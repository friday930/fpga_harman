==> flow/design.v <==
`timescale 1ns / 1ps
module fifo(
    input           clk,
    input           reset,
    input           wr,
    input [7:0]     wdata,
    output          full,
    input           rd,
    output [7:0]    rdata,
    output          empty
    );
    wire [3:0]      waddr, raddr;
    fifo_control_unit U_FIFO_CU(
        .clk        (clk),
        .reset      (reset),
        .wr         (wr),
        .waddr      (waddr),
        .full       (full),
        .rd         (rd),
        .raddr      (raddr),
        .empty      (empty)
    );
    register_file U_REG_FILE(
        .clk        (clk),
        .waddr      (waddr),
        .wdata      (wdata),
        .wr         ({~full&wr}),
        .raddr      (raddr),
        .rdata      (rdata)
    );
endmodule
module register_file (
    input           clk,
    input [3:0]     waddr,  
    input [7:0]     wdata,  
    input           wr,
    input [3:0]     raddr,
    output [7:0]    rdata
);
    reg         [7:0] mem [0:(2**4)-1];  
    always @(posedge clk) begin
        if (wr) begin
            mem[waddr] <= wdata;
        end
    end
    assign      rdata = mem[raddr];
endmodule
module fifo_control_unit (
    input           clk,
    input           reset,
    input           wr,
    output [3:0]    waddr,
    output          full,
    input           rd,
    output [3:0]    raddr,
    output          empty
);
    reg             full_reg, full_next, empty_reg, empty_next;  
    reg [3:0]       wptr_reg, wptr_next, rptr_reg, rptr_next;
    assign          waddr = wptr_reg;
    assign          raddr = rptr_reg;
    assign          full = full_reg;
    assign          empty = empty_reg;
    always @(posedge clk, posedge reset) begin
        if (reset) begin
            full_reg <= 0;
            empty_reg <= 1;  
            wptr_reg <= 0;
            rptr_reg <= 0;
        end else begin
            full_reg <= full_next;
            empty_reg <= empty_next;
            wptr_reg <= wptr_next;
            rptr_reg <= rptr_next;
        end
    end
    always @(*) begin
        full_next = full_reg;
        empty_next = empty_reg;
        wptr_next = wptr_reg;
        rptr_next = rptr_reg;
        case ({wr,rd})  
           2'b01: begin  
                if (empty_reg == 1'b0) begin
                    rptr_next = rptr_reg + 1;
                    full_next = 1'b0;
                    if (wptr_reg == rptr_next) begin
                        empty_next = 1'b1;
                    end
                end
           end
           2'b10: begin  
                if (full_reg == 1'b0) begin
                    wptr_next = wptr_reg + 1;
                    empty_next = 1'b0;
                    if (wptr_next == rptr_reg) begin  
                        full_next = 1'b1;
                    end
                end
           end 
           2'b11: begin
                if (empty_reg == 1'b1) begin 
                    wptr_next = wptr_reg + 1;
                    empty_next = 1'b0;
                end else if (full_reg == 1'b1) begin
                    rptr_next = rptr_reg + 1;
                    full_next = 1'b0;
                end else begin
                    wptr_next = wptr_reg + 1;
                    rptr_next = rptr_reg + 1;
                end
           end
        endcase
    end
endmodule
Step by step through the tools: fifo
What the tools print for fifo, step after step. Lines are those of the file above, counted from 1. Operators carry their Yosys type and port widths (W data, S select, Z words). Library cell names are shortened. The mark - stands for no value.

Design top: fifo. Clock: clk. Cell library: sky130hd. Corner: tt_025C_1v80.

Word level
Source: Yosys, flattened and elaborated, memories not mapped. Widths are those after wreduce. Registers that Yosys merges into a memory's read port (data or address) are not register bits. Print and check cells do not count. Yosys's memory passes give these memory sizes; they may raise the number of words (mostly to a power of two), join words into wider ones and drop unused or constant bits.

Under memories kept stands 1. The entry for bits in registers reads 10. The figure for RAM bits is 128.

The figure for add/sub/neg operators is 2. Muxes and demuxes: 16. Under equality and inequality tests stands 7. Bitwise operators: 2. The entry for reductions and logical operators reads 7.

Memory list: U_REG_FILE.mem (words 16, width 8, rd ports 1, write ports 1, RTL line 40) `reg         [7:0] mem [0:(2**4)-1];`.

Operators with widths (count): $mux W4 (5); $add A4 B1 Y4 const B (2); $eq A4 B4 Y1 (2); $pmux W4 S2 (1); $mux W8 (1); $mux W1 (7); $reduce_and A2 Y1 (3); $eq A2 B2 Y1 const B (2); $ne A2 B2 Y1 const B (2); $reduce_bool A2 Y1 (2); $reduce_bool A3 Y1 (1); $pmux W1 S3 (1); $eq A2 B1 Y1 const B (1); $reduce_or A2 Y1 (1); $pmux W1 S2 (1); $and A1 B1 Y1 (1); $not A1 Y1 (1).

Logic depth
Yosys ltp: most cells in a row. Word level: on the elaborated netlist, between registers, memories and ports. Mapped: between sequential cells and ports; inverters and the memories' decode and read muxes count.

Depth after elaboration: 5. ABC_AREA: 0. For gate-level depth with buffers the number is 5. Gate-level depth less buffers: 5.

Netlist
The flow's flattened synthesis, as Yosys stat reports it; memories are mapped. The netlist is that of the ABC_AREA named above (0 if unset); the other value can give another one.

Cell types (count): edfxtp_1 (128); mux4_2 (18); mux4_1 (14); dfrtp_1 (9); a22oi_1 (16); xnor2_1 (10); nand2_1 (17); ha_1 (5); nor2_1 (14); xor2_1 (5); buf_6 (3); dfstp_2 (1); nand3_1 (5); clkbuf_1 (6); mux2_2 (2); a32o_1 (2); buf_12 (1); buf_2 (4).

Not listed: further types 12, cells in them 22.

For mapped flip-flops the number is 138. For buffers the number is 15. Chip area (Yosys): 0.0055916 mm2. Standard cells after synthesis: 282.

By module: a second synthesis without flattening, with its own total; a netlist apart from the flattened one above.

The figure for cell total of the unflattened synthesis is 270. Area total of the unflattened synthesis: 0.0055603 mm2.

Rows give one instance, submodules left out.

Modules: register_file (cells 221, times used 1, sequential area 0.0038437 mm2, area 0.0049873 mm2); fifo_control_unit (cells 48, times used 1, sequential area 0.0002515 mm2, area 0.0005593 mm2); fifo (cells 1, times used 1, sequential area 0 mm2, area 0.0000138 mm2).

Worst setup path after synthesis
OpenSTA on the mapped netlist: ideal clock, no wires. The path of least setup slack (recovery checks aside). Input and output delay are each 20% of the period. Register names are those of the netlist, which keeps one name where synthesis merged equal registers.

Path kind: input port to flip-flop. Start: input wr. End: memory U_REG_FILE.mem[0][0]. The figure for period is 2.03 ns. Delay of the path: 1.565 ns. Stages: 3. For path slack the number is 0.060 ns. Data required time: 1.635 ns. The figure for launch time at the first pin is 0.406 ns. For arrival the number is 1.576 ns. The figure for path buffers is 1. The entry for synthesis period reached reads 1.97 ns.

"delay of the path" is the arrival time less input delay plus setup time. "stages": output pins that drive a net of the path, with the launching flip-flop's if there is one; two outputs of one cell count as two. "synthesis period reached" is the clock period less the worst setup slack; recovery checks do not enter. This is arithmetic on one report: input and output delays are still those of the set period (20% each). The rows between start and end are the longest chain of elaborated cells between them; the timing report does not say that the signal goes this way. Where chains are equally long, one stands for them. A line is the first line of the expression or statement that the cell stems from. Yosys adds cells for indexed reads and writes and turns some case tables into memories. Only ways into the end's enable, where the timed path ends, are counted here.

Path through: clkbuf_1 nand2_1 nor4_1. Under length of the longest elaborated chain stands 2.

Ends and longest elaborated chain, post-synthesis: start: declaration (RTL line 5) `input           wr,`; $and A1 B1 Y1 (RTL line 27) `.wr         ({~full&wr}),`; $mux W4 (RTL line 42) `if (wr) begin`; end: declaration (RTL line 40) `reg         [7:0] mem [0:(2**4)-1];`.

Path in the finished layout
Path of least setup slack in the final report of stored run 1 (OpenROAD, finished layout, wires in). Where an end is a register, its clock arrival counts in the times.

Path kind: flip-flop to output port. Start: register U_FIFO_CU.rptr_reg[0]. End: output rdata[3]. The figure for period is 2.84 ns. The figure for launch time at the first pin is 0.41 ns. For arrival the number is 2.19 ns. The figure for output delay is 0.57 ns. The figure for path buffers is 4. Data required time: 2.27 ns. Stages: 8. For path slack the number is 0.08 ns.

The rows between start and end are the longest chain of elaborated cells between them; the timing report does not say that the signal goes this way. Where chains are equally long, one stands for them. The chain passes a memory read, where the word-level depth is cut; so it can be longer than that depth.

Path through: dfrtp_2 buf_12 buf_12 buf_4 mux4_2 a22oi_1 nand2_1 dlygate4sd2_1. Under length of the longest elaborated chain stands 1.

Ends and longest elaborated chain, post-layout: start: declaration (RTL line 59) `reg [3:0]       wptr_reg, wptr_next, rptr_reg, rptr_next;`; start: assignment (RTL line 69) `rptr_reg <= 0;`; start: assignment (RTL line 74) `rptr_reg <= rptr_next;`; $mem_v2 Z16 W8 (RTL line 40) `reg         [7:0] mem [0:(2**4)-1];`; end: declaration (RTL line 9) `output [7:0]    rdata,`.

Subject: fifo on sky130hd, stored results

Hello all,

Flow measurements of fifo on sky130hd: 2 stored runs with different settings, listed in no order. Input and output delays are each 20% of the period that was set; the output load is 0.01 pF. "clock period achieved" is the run's clock period less its worst setup slack. It is reckoned from that one timing run; input and output delays stay at 20% of the period that was set. "worst path time": the worst setup path's part of the clock period (all of it between registers, 20% less for each end at a port) less its slack. A launch clock that arrives late makes it longer, a capture clock that arrives late makes it shorter. "power consumption" rests on the timing tool's default activity at the inputs, not on a simulated workload.

Stored run 1 has these settings: period_ns 2.84; CORE_UTILIZATION 26; SETUP_SLACK_MARGIN 0.07; PLACE_DENSITY_LB_ADDON 0.15; CORE_ASPECT_RATIO 0.89; CORE_MARGIN 4; CELL_PAD_IN_SITES_GLOBAL_PLACEMENT 2; CELL_PAD_IN_SITES_DETAIL_PLACEMENT 0; ABC_AREA 0; GPL_ROUTABILITY_DRIVEN 0; CAP_MARGIN 40; MIN_ROUTING_LAYER met1; SLEW_MARGIN 20. For the netlist area reported by Yosys the run shows 0.0055916 mm2. For the total die area the run shows 0.0239209 mm2. The measured post-layout utilization is 0.336. The measured worst setup slack after layout is 0.080 ns. For the power consumption the run shows 7,732 uW. For the clock period achieved the run shows 2.760 ns. The measured worst path time is 2.19 ns. Worst setup path kind: flip-flop to output port.

Stored run 2 has these settings: period_ns 2.56; CORE_UTILIZATION 67; SETUP_SLACK_MARGIN -0.23; PLACE_DENSITY_LB_ADDON 0.12; CORE_MARGIN 6; CELL_PAD_IN_SITES_GLOBAL_PLACEMENT 1; CTS_CLUSTER_DIAMETER 46; CAP_MARGIN 30; SLEW_MARGIN 20. For the netlist area reported by Yosys the run shows 0.0055916 mm2. For the total die area the run shows 0.0106823 mm2. The measured post-layout utilization is 0.848. The measured worst setup slack after layout is -0.190 ns. For the power consumption the run shows 8,056 uW. For the clock period achieved the run shows 2.750 ns. The measured worst path time is 2.24 ns. Worst setup path kind: flip-flop to output port.

Thanks
